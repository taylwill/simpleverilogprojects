==> flow/design.v <==
module Bit4FSM
(
 input wire Reset,
 input wire CLK,
 output reg Enable1,
 output reg Enable2,
 output reg EnableOut,
 output reg [1:0]ControlALU,
 output reg [1:0]ControlBus,
 output reg SetReset,
 output reg WriteBuffer
);
 reg [3:0] State;
 always @(posedge CLK)
 begin
 if(Reset ==1) begin
	State[3:0] = 4'b0000;
 end
 else begin
	case(State)
	default: begin
		Enable1 = 1;
		Enable2 = 1;
		EnableOut = 1;
		SetReset = 1;
		State = State + 1;
	end
	4'b0001: begin
		Enable2 = 0;
		SetReset = 0;
		ControlBus [1:0] = 2'b00;
		State = State + 1;
	end
	4'b0010: begin
		Enable1 = 0;
		Enable2 = 1;
		ControlBus [1:0] = 2'b10;
		State = State + 1;
	end
	4'b0011: begin
		Enable1 = 0;
		Enable2 = 0;
		EnableOut = 1;
		ControlALU = 2'b00;
		WriteBuffer = 1;
		State = State + 1;
	end
	4'b0100: begin
		Enable1 = 0;
		Enable2 = 1;
		ControlBus = 2'b01;
		WriteBuffer = 1;
		State = State + 1;
	end
	4'b0101: begin
		EnableOut = 1;
		WriteBuffer = 1;
		ControlALU = 2'b11;
		State = State + 1;
	end
	4'b0110: begin
		Enable1 = 1;
		Enable2 = 0;
		ControlBus = 2'b01;
		State = State + 1;
	end
	4'b0111: begin
		ControlALU = 2'b01;
		EnableOut = 1;
		WriteBuffer = 1;
		State = State + 1;
	end
	4'b1000: begin
		Enable1 = 1;
		Enable2 = 0;
		EnableOut = 1;
		ControlBus = 2'b01;
		State = State + 1;
	end
	4'b1001: begin
		ControlALU = 2'b10;
		EnableOut = 1;
		WriteBuffer = 1;
		State = State + 1;
	end
	4'b1010: begin
		EnableOut = 0;
		WriteBuffer = 0;
	end
	endcase
	end
end 
endmodule
### Tool chain data of Bit4FSM

What the tools print for Bit4FSM, step after step.
Lines are those of the file above, counted from 1.
Cell names lack the library's common part.
A cell with n/a has no value.

| set-up | value |
|---|---|
| top | Bit4FSM |
| clock | CLK |
| library | sky130hd |
| timing corner | tt_025C_1v80 |

### Word-level counts

Counts by Yosys on the flattened word-level netlist (proc, flatten, opt, wreduce; memories kept). Register bits leave out memories and registers merged into their read ports (data or address). Print and check cells are left out. Cells with the same type and inputs are merged into one.

| word-level totals | value |
|---|---|
| bits in registers | 13 |
| input bits | 2 |
| output and inout bits | 9 |
| elaborated cells | 49 |

| cells by class | value |
|---|---|
| multiplexer cells | 7 |
| bitwise logic cells | 5 |
| add/subtract/negate cells | 1 |
| reductions and logical operators | 18 |
| equality and inequality tests | 10 |

Operators by type and width:

| operator | number |
|---|---|
| == test 4 x 3 -> 1 bit with constant B | 4 |
| AND reduction 2 bit | 7 |
| == test 4 bit with constant B | 3 |
| OR reduction 4 bit | 3 |
| OR reduction 5 bit | 2 |
| parallel mux 1 bit (select 2 bit) | 5 |
| OR reduction 9 bit | 1 |
| == test 4 x 2 -> 1 bit with constant B | 2 |
| parallel mux 2 bit (select 4 bit) | 1 |
| OR reduction 3 bit | 2 |
| parallel mux 2 bit (select 3 bit) | 1 |
| inverter 1 bit | 5 |
| adder 4 x 1 -> 4 bit with constant B | 1 |
| == test 4 x 1 -> 1 bit with constant B | 1 |
| nonzero test 4 bit | 1 |
| nonzero test 3 bit | 1 |
| nonzero test 2 bit | 1 |

### Depth

Longest topological path by Yosys (ltp), each cell counted once; first at word level (registers and memories cut), then after technology mapping (sequential cells cut; the memories' decode and read muxes count).

| logic depth | value |
|---|---|
| word-level depth | 4 |
| ABC_AREA | 0 |
| mapped depth | 6 |
| gate-level depth less buffers | 5 |

### Netlist

Yosys stat after the flow's synthesis: flattened, memories mapped to cells. It holds for the ABC_AREA given above (unset counts as 0); a run with the other value may have another netlist.

| synthesis totals | value |
|---|---|
| mapped area | 808.3 um^2 |
| flip-flops | 13 |
| sequential area | 350.3 um^2 |
| buffer cells | 7 |
| mapped cells | 78 |

Cells by type:

| cell | number |
|---|---|
| edfxtp_1 | 9 |
| dfxtp_1 | 4 |
| ha_1 | 4 |
| buf_6 | 4 |
| a21oi_1 | 7 |
| nor2_1 | 9 |
| inv_1 | 8 |
| mux2i_1 | 3 |
| nand3b_4 | 1 |
| o22a_1 | 2 |
| xor2_1 | 2 |
| a221oi_2 | 1 |
| o21ai_1 | 3 |
| o221ai_2 | 1 |
| o31ai_1 | 2 |
| nand2b_4 | 1 |
| nor4_2 | 1 |
| a21oi_2 | 1 |

Other cell types: 14; their cells: 15.

### Path before layout

OpenSTA on the mapped netlist: ideal clock, no wires. The path of least setup slack (recovery checks aside). Input and output delay are each 20% of the period. Register names are those of the netlist, which keeps one name where synthesis merged equal registers.

| timing path post-synthesis | value |
|---|---|
| path kind | flip-flop to flip-flop |
| from | reg State[0] |
| to | reg Enable1 |
| setup time | 304 ps |
| time at the first pin | 0 ps |
| arrival | 1,176 ps |
| buffers on the path | 1 |
| stages | 7 |
| period | 3,470 ps |
| delay of the path | 1,480 ps |
| slack | 1,990 ps |
| synthesis period reached | 1,480 ps |

"delay of the path" is the arrival time less input delay plus setup time.
"stages": output pins that drive a net of the path, with the launching flip-flop's if there is one; two outputs of one cell count as two.
"synthesis period reached" = period - worst setup slack (recovery checks aside). The figure is calculated, with input and output delays left at 20% of the set period.
The rows between start and end are the longest chain of elaborated cells between them; the timing report does not say that the signal goes this way. Where chains are equally long, one stands for them.
Each line given opens the expression or statement behind the cell; cells for indexed reads and writes are added by Yosys, which also makes memories of some case tables.
A register here has more assigning lines than the two given.
Only ways into the end's enable, where the timed path ends, are counted here.

| on the way, post-synthesis | value |
|---|---|
| path through | dfxtp_1 -> inv_1 -> ha_1 -> buf_2 -> nor2_1 -> o221ai_2 -> a21oi_1 |
| length of the longest elaborated chain | 4 |
| elaborated cells on any way between the ends | 8 |
| source lines of those cells | 1 |
| those cells by class | eq/ne: 5; logic: 1; reduce/logical: 2 |

Ends and longest elaborated chain, post-synthesis:

| item | line | text |
|---|---|---|
| start, declared | 13 | `reg [3:0] State;` |
| start, assigned | 26 | `State = State + 1;` |
| start, assigned | 32 | `State = State + 1;` |
| == test 4 bit | 20 | `case(State)` |
| OR reduction 5 bit | n/a |  |
| inverter 1 bit | n/a |  |
| AND reduction 2 bit | n/a |  |
| end, assigned | 22 | `Enable1 = 1;` |
| end, assigned | 35 | `Enable1 = 0;` |
| end, declared | 5 | `output reg Enable1,` |

### Worst path after layout

Path of least setup slack in the final report of entry A (OpenROAD, finished layout, wires in). Where an end is a register, its clock arrival counts in the times.
The report prints the path's times to 10 ps; the period is as set.

| timing path post-layout | value |
|---|---|
| path kind | flip-flop to output port |
| from | reg ControlBus[1] |
| to | out ControlBus[1] |
| time at the first pin | 280 ps |
| buffers on the path | 1 |
| arrival | 1,140 ps |
| period | 1,540 ps |
| stages | 2 |
| external output delay | 310 ps |
| slack | 90 ps |

A register here has more assigning lines than the two given.

| on the way, post-layout | value |
|---|---|
| path through | edfxtp_1 -> clkdlybuf4s50_1 |
| length of the longest elaborated chain | 0 |
| elaborated cells on any way between the ends | 0 |
| source lines of those cells | 0 |

Ends and longest elaborated chain, post-layout:

| item | line | text |
|---|---|---|
| start, declared | 9 | `output reg [1:0]ControlBus,` |
| start, assigned | 31 | `ControlBus [1:0] = 2'b00;` |
| start, assigned | 37 | `ControlBus [1:0] = 2'b10;` |
| end, declared | 9 |  |

==> runs of Bit4FSM <==
Top module Bit4FSM; platform sky130hd; tools Yosys and OpenROAD; 2 stored runs in no particular order. Input and output delays are each 20% of the period that was set; the output load is 0.01 pF.
"clock period reached" means the clock period less the worst setup slack. The figure is calculated, with input and output delays left at 20% of the set period.
"critical setup path time" is the time allowed to the run's worst setup path (the clock period less input and output delay, where it has them) less its slack. Clock arrival times count: a late capture clock shortens it, a late launch clock lengthens it.
"total power after layout" is the tool's figure for a default switching activity; nothing was simulated.
"critical setup path time" is known to 10 ps.

## Entry A

==> flow/run.sh <==
#!/bin/bash
# the make line also repeats the synthesis and layout settings of config.mk as NAME=value (left out here)
make -C /OpenROAD-flow-scripts/flow DESIGN_CONFIG=/design/flow/config.mk WORK_HOME=/design/flow/orfs CLKGATE_MAP_FILE= finish
==> flow/config.mk <==
export PLATFORM = sky130hd
export DESIGN_NAME = Bit4FSM
export DESIGN_NICKNAME = Bit4FSM
export VERILOG_FILES = /design/flow/design.v
export SDC_FILE = /design/flow/constraint.sdc
export NUM_CORES = 4
export LEC_CHECK = 0
export CAP_MARGIN = 20
export CORE_MARGIN = 2
export CORE_UTILIZATION = 52
export SLEW_MARGIN = 20
==> flow/constraint.sdc <==
create_clock -name core_clock -period 1.54 [get_ports {CLK}]
set_input_delay 0.3080 -clock core_clock [delete_from_list [all_inputs] [get_ports {CLK}]]
set_output_delay 0.3080 -clock core_clock [all_outputs]
set_load 0.01 [all_outputs]

| result of entry A | value |
|---|---|
| clock period reached | 1,448 ps |
| total power after layout | 0.8403 mW |
| standard-cell area after layout | 977.2 um^2 |
| critical setup path time | 1,140 ps |
| worst path kind | flip-flop to output port |
| summed negative setup slack | 0 ps |
| worst slack on setup checks | 92 ps |
| synthesis area | 808.3 um^2 |
| lowest hold slack | 549 ps |
| post-layout utilization | 65.6 % |
| total die area | 1,885.7 um^2 |

## Entry B

==> flow/run.sh <==
#!/bin/bash
# the make line also repeats the synthesis and layout settings of config.mk as NAME=value (left out here)
make -C /OpenROAD-flow-scripts/flow DESIGN_CONFIG=/design/flow/config.mk WORK_HOME=/design/flow/orfs CLKGATE_MAP_FILE= finish
==> flow/config.mk <==
export PLATFORM = sky130hd
export DESIGN_NAME = Bit4FSM
export DESIGN_NICKNAME = Bit4FSM
export VERILOG_FILES = /design/flow/design.v
export SDC_FILE = /design/flow/constraint.sdc
export NUM_CORES = 4
export LEC_CHECK = 0
export CAP_MARGIN = 20
export CELL_PAD_IN_SITES_DETAIL_PLACEMENT = 2
export CORE_MARGIN = 4
export CORE_UTILIZATION = 61
export MAX_ROUTING_LAYER = met5
export PLACE_DENSITY = 0.73
export SETUP_SLACK_MARGIN = -0.03
export SLEW_MARGIN = 30
export TNS_END_PERCENT = 80
==> flow/constraint.sdc <==
create_clock -name core_clock -period 1.21 [get_ports {CLK}]
set_input_delay 0.2420 -clock core_clock [delete_from_list [all_inputs] [get_ports {CLK}]]
set_output_delay 0.2420 -clock core_clock [all_outputs]
set_load 0.01 [all_outputs]

Entry B: not finished: placement ended with error DPL-0033
