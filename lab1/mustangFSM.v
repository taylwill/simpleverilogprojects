==> flow/design.v <==
module mustangFSM
(
	input wire RIGHT,
	input wire LEFT,
	input wire HAZ,
	input wire RESET,
	input wire CLK,
	output reg [2:0] lightR,
	output reg [2:0] lightL
);
 reg [3:0] State;
 initial begin
 State[3:0] = 4'b0000;
 lightR[2:0] = 3'b000;
 lightL[2:0] = 3'b000;
 end
 always @(posedge CLK)
 begin
	 if(RESET == 1) begin
		State[3:0] = 4'b0000;
		lightR [2:0] = 3'b000;
		lightL [2:0] = 3'b000;
	 end
	 else begin
		case(State)
			default: begin
				lightR [2:0] = 3'b000;
				lightL [2:0] = 3'b000;
				if(HAZ == 0) begin
					State[3:0] = 4'b0001;
				end 
				else begin
					if(RIGHT == 0) begin
						State[3:0] = 4'b0010;
					end 
					if(LEFT == 0) begin
							State[3:0] = 4'b0101;
					end
				end
			end
			4'b0001: begin
				lightR [2:0] = 3'b111;
				lightL [2:0] = 3'b111;
				State[3:0] = 4'b0000;
			end
			4'b0010: begin
				if(HAZ == 0) begin
					State[3:0] = 4'b0001;
				end
				else begin
					lightR [2:0] = 3'b001;
					lightL [2:0] = 3'b000;
					State = State + 1;
				end
			end
			4'b0011: begin
				if(HAZ == 0) begin
					State[3:0] = 4'b0001;
				end
				else begin
					lightR [2:0] = 3'b011;
					lightL [2:0] = 3'b000;
					State = State + 1;
				end
			end
			4'b0100: begin
				if(HAZ == 0) begin
					State[3:0] = 4'b0001;
				end
				else begin
					lightR [2:0] = 3'b111;
					lightL [2:0] = 3'b000;
					State[3:0] = 4'b0000;
				end
			end
			4'b0101: begin
				if(HAZ == 0) begin
					State[3:0] = 4'b0001;
				end
				else begin
					lightR [2:0] = 3'b000;
					lightL [2:0] = 3'b001;
					State = State + 1;
				end
			end
			4'b0110: begin
				if(HAZ == 0) begin
					State[3:0] = 4'b0001;
				end
				else begin
					lightR [2:0] = 3'b000;
					lightL [2:0] = 3'b011;
					State = State + 1;
				end
			end
			4'b0111: begin
				if(HAZ == 0) begin
					State[3:0] = 4'b0001;
				end
				else begin
					lightR [2:0] = 3'b000;
					lightL [2:0] = 3'b111;
					State[3:0] = 4'b0000;
				end
			end
		endcase
	end
end	
endmodule
## Tool chain data of mustangFSM

What the tools print for mustangFSM, step after step.
Lines are those of the file above, counted from 1.
Operators carry their Yosys type and port widths (W data, S select, Z words).
Library cell names are shortened.
Not given: n/a

| set-up | value |
|---|---|
| top | mustangFSM |
| clock | CLK |
| library | sky130hd |
| library corner | tt_025C_1v80 |

## Word-level counts

Source: Yosys, flattened and elaborated, memories not mapped. Widths are those after wreduce. Registers that Yosys merges into a memory's read port (data or address) are not register bits. Print and check cells do not count. Equal cells are merged and count once.

| cells by class | value |
|---|---|
| add/sub/neg operators | 1 |
| equal/unequal tests | 16 |
| muxes and demuxes | 12 |
| reduce/logical cells | 6 |

Operators by type and width:

| cell | count |
|---|---|
| $pmux W3 S5 | 2 |
| $eq A4 B3 Y1 const B | 4 |
| $mux W4 | 4 |
| $ne A2 B2 Y1 const B | 6 |
| $pmux W4 S3 | 1 |
| $mux W3 | 4 |
| $eq A4 B2 Y1 const B | 2 |
| $reduce_and A4 Y1 | 2 |
| $reduce_or A3 Y1 | 2 |
| $ne A6 B5 Y1 const B | 1 |
| $ne A2 B1 Y1 const B | 2 |
| $add A4 B1 Y4 const B | 1 |
| $eq A4 B1 Y1 const B | 1 |
| $reduce_or A4 Y1 | 1 |
| $reduce_or A2 Y1 | 1 |
| $mux W1 | 1 |

| word-level totals | value |
|---|---|
| output and inout bits | 6 |
| flip-flop bits (word level) | 10 |
| input port bits | 5 |
| word-level cells | 38 |

## Depth

Yosys ltp: most cells in a row. Word level: on the elaborated netlist, between registers, memories and ports. Mapped: between sequential cells and ports; inverters and the memories' decode and read muxes count.

| logic depth | value |
|---|---|
| word-level depth | 4 |
| ABC_AREA | 0 |
| depth in mapped cells | 7 |
| depth with buffers taken out | 6 |

## Synthesis result

Source: synth_stat.txt of the flow (Yosys; design flattened, memories mapped). It holds for the ABC_AREA given above (unset counts as 0); a run with the other value may have another netlist.

Cells by type:

| cell type | count | total area (µm²) |
|---|---|---|
| dfxtp_1 | 10 | 200.192 |
| ha_1 | 4 | 50.048 |
| mux2i_1 | 5 | 50.048 |
| a21oi_1 | 8 | 40.038 |
| nand2_1 | 9 | 33.782 |
| a211oi_4 | 1 | 20.019 |
| inv_1 | 4 | 15.014 |
| nor2_1 | 4 | 15.014 |
| o211ai_1 | 2 | 15.014 |
| a211oi_2 | 1 | 12.512 |
| nand2b_1 | 2 | 12.512 |
| o22ai_1 | 2 | 12.512 |
| or3_1 | 2 | 12.512 |
| buf_6 | 1 | 11.261 |
| a211o_2 | 1 | 10.01 |
| a32oi_1 | 1 | 8.758 |
| o2111ai_1 | 1 | 8.758 |
| o21ai_2 | 1 | 8.758 |

Other cell types: 13; their cells: 14.

| synthesis totals | value |
|---|---|
| cells in the netlist | 73 |
| flip-flops | 10 |
| buffers | 4 |
| sequential area | 200.2 µm² |
| synthesis area | 620.6 µm² |

## Timing after synthesis

Source: OpenSTA report_checks on the synthesized netlist (no wires, ideal clock, input and output delay 20% of the period each), path of least setup slack; recovery checks are left aside. Register names are those of the netlist, which keeps one name where synthesis merged equal registers.

| timing post-synthesis | value |
|---|---|
| path type | register -> register |
| start point | reg State[0] |
| end point | reg lightL[1] |
| path buffers | 0 |
| arrival time | 1.427 ns |
| period | 1.9 ns |
| library setup time | 0.124 ns |
| path slack | 0.350 ns |
| time at the first pin | 0.000 ns |
| delay of the path | 1.551 ns |
| stages on the path | 7 |
| data required time | 1.776 ns |
| period reached after synthesis | 1.55 ns |

"delay of the path" is the arrival time less input delay plus setup time.
"stages on the path" counts driving pins, that of a launching flip-flop among them; a cell with two outputs on the path counts twice.
"period reached after synthesis" is the clock period less the worst setup slack; recovery checks do not enter. This is arithmetic on one report: input and output delays are still those of the set period (20% each).
The rows between start and end are the longest chain of elaborated cells between them; the timing report does not say that the signal goes this way. Where chains are equally long, one stands for them.
A line is the first line of the expression or statement that the cell stems from. Yosys adds cells for indexed reads and writes and turns some case tables into memories.
At most two assigning lines are given for a register; there are more.

| between the ends, post-synthesis | value |
|---|---|
| cells stage by stage | dfxtp_1 > inv_1 > ha_1 > nor2_2 > a211oi_4 > mux2i_1 > nor2_1 |
| cells in the longest elaborated chain | 4 |
| elaborated cells between the ends (all ways) | 14 |
| source lines of those cells | 1 |
| classes of those cells | eq/ne (11); mux (1); reduce/logical (2) |

RTL lines, path post-synthesis:

| what | RTL line | RTL |
|---|---|---|
| from (decl) | 11 | `reg [3:0] State;` |
| from (assign) | 53 | `State = State + 1;` |
| from (assign) | 63 | `State = State + 1;` |
| $eq A4 B3 Y1 | 25 | `case(State)` |
| $reduce_or A3 Y1 | n/a |  |
| $ne A2 B1 Y1 | n/a |  |
| $reduce_and A4 Y1 | n/a |  |
| to (assign) | 22 | `lightL [2:0] = 3'b000;` |
| to (assign) | 28 | `lightL [2:0] = 3'b000;` |
| to (decl) | 9 | `output reg [2:0] lightL` |

## Path in the finished layout

From the final timing report of flow run 1: the path of least setup slack in the routed layout; clock arrival at registers is part of the times.

| timing after layout | value |
|---|---|
| path type | register -> register |
| start point | reg State[0] |
| end point | reg lightL[2] |
| arrival time | 1.72 ns |
| path buffers | 1 |
| period | 1.16 ns |
| library setup time | 0.06 ns |
| stages on the path | 8 |
| data required time | 1.37 ns |
| path slack | -0.34 ns |
| time at the first pin | 0.26 ns |

The rows between start and end are the longest chain of elaborated cells between them; the timing report does not say that the signal goes this way. Where chains are equally long, one stands for them.
At most two assigning lines are given for a register; there are more.

| between the ends, after layout | value |
|---|---|
| cells stage by stage | dfxtp_4 > inv_4 > ha_4 > o21ai_4 > a211oi_4 > buf_4 > or3_1 > a21oi_2 |
| cells in the longest elaborated chain | 4 |
| elaborated cells between the ends (all ways) | 14 |
| source lines of those cells | 1 |
| classes of those cells | eq/ne (11); mux (1); reduce/logical (2) |

RTL lines, path after layout:

| what | RTL line | RTL |
|---|---|---|
| from (decl) | 11 | `reg [3:0] State;` |
| from (assign) | 53 | `State = State + 1;` |
| from (assign) | 63 | `State = State + 1;` |
| $eq A4 B3 Y1 | 25 | `case(State)` |
| $reduce_or A3 Y1 | n/a |  |
| $ne A2 B1 Y1 | n/a |  |
| $reduce_and A4 Y1 | n/a |  |
| to (assign) | 22 | `lightL [2:0] = 3'b000;` |
| to (assign) | 28 | `lightL [2:0] = 3'b000;` |
| to (decl) | 9 | `output reg [2:0] lightL` |

Flow measurements of mustangFSM on sky130hd: 2 stored runs with different settings, listed in no order. Input and output delays are each 20% of the period that was set; the output load is 0.01 pF.
"period achieved" is the run's clock period less its worst setup slack. It is reckoned from that one timing run; input and output delays stay at 20% of the period that was set.
"worst setup path time" is the time allowed to the run's worst setup path (the clock period less input and output delay, where it has them) less its slack. Clock arrival times count: a late capture clock shortens it, a late launch clock lengthens it.
"power consumption" is the tool's figure for a default switching activity; nothing was simulated.

#### Flow run 1

| setting | value |
|---|---|
| period_ns | `1.16` |
| CORE_UTILIZATION | `45` |
| SETUP_SLACK_MARGIN | `0.07` |
| PLACE_DENSITY_LB_ADDON | `0.04` |
| CORE_ASPECT_RATIO | `1.03` |
| CELL_PAD_IN_SITES_DETAIL_PLACEMENT | `0` |
| GPL_TIMING_DRIVEN | `1` |
| GPL_ROUTABILITY_DRIVEN | `1` |
| CTS_CLUSTER_SIZE | `24` |
| CTS_CLUSTER_DIAMETER | `323` |
| CAP_MARGIN | `20` |
| CORE_MARGIN | `2` |
| SLEW_MARGIN | `20` |

| result | value |
|---|---|
| area of the standard cells in the finished layout | 1022.2 µm² |
| total negative slack | -2.725 ns |
| power consumption | 1223 uW |
| final design utilization | 80.6% |
| final worst hold slack | 0.468 ns |
| die outline area | 1692.2 µm² |
| setup slack of the worst path | -0.341 ns |
| area of the synthesized netlist | 620.6 µm² |
| worst setup path time | 1.50 ns |
| worst path kind | register -> register |
| period achieved | 1.501 ns |

#### Flow run 2

| setting | value |
|---|---|
| period_ns | `3.07` |
| CORE_UTILIZATION | `64` |
| SETUP_SLACK_MARGIN | `0.62` |
| PLACE_DENSITY | `0.45` |
| CORE_MARGIN | `7` |
| CAP_MARGIN | `25` |
| MIN_ROUTING_LAYER | `met1` |
| MAX_ROUTING_LAYER | `met4` |
| SLEW_MARGIN | `20` |

| result | value |
|---|---|
| area of the standard cells in the finished layout | 742.0 µm² |
| total negative slack | 0.000 ns |
| power consumption | 382.6 uW |
| final design utilization | 81.7% |
| final worst hold slack | 0.458 ns |
| die outline area | 2037.6 µm² |
| setup slack of the worst path | 1.166 ns |
| area of the synthesized netlist | 620.6 µm² |
| worst setup path time | 1.90 ns |
| worst path kind | register -> register |
| period achieved | 1.904 ns |
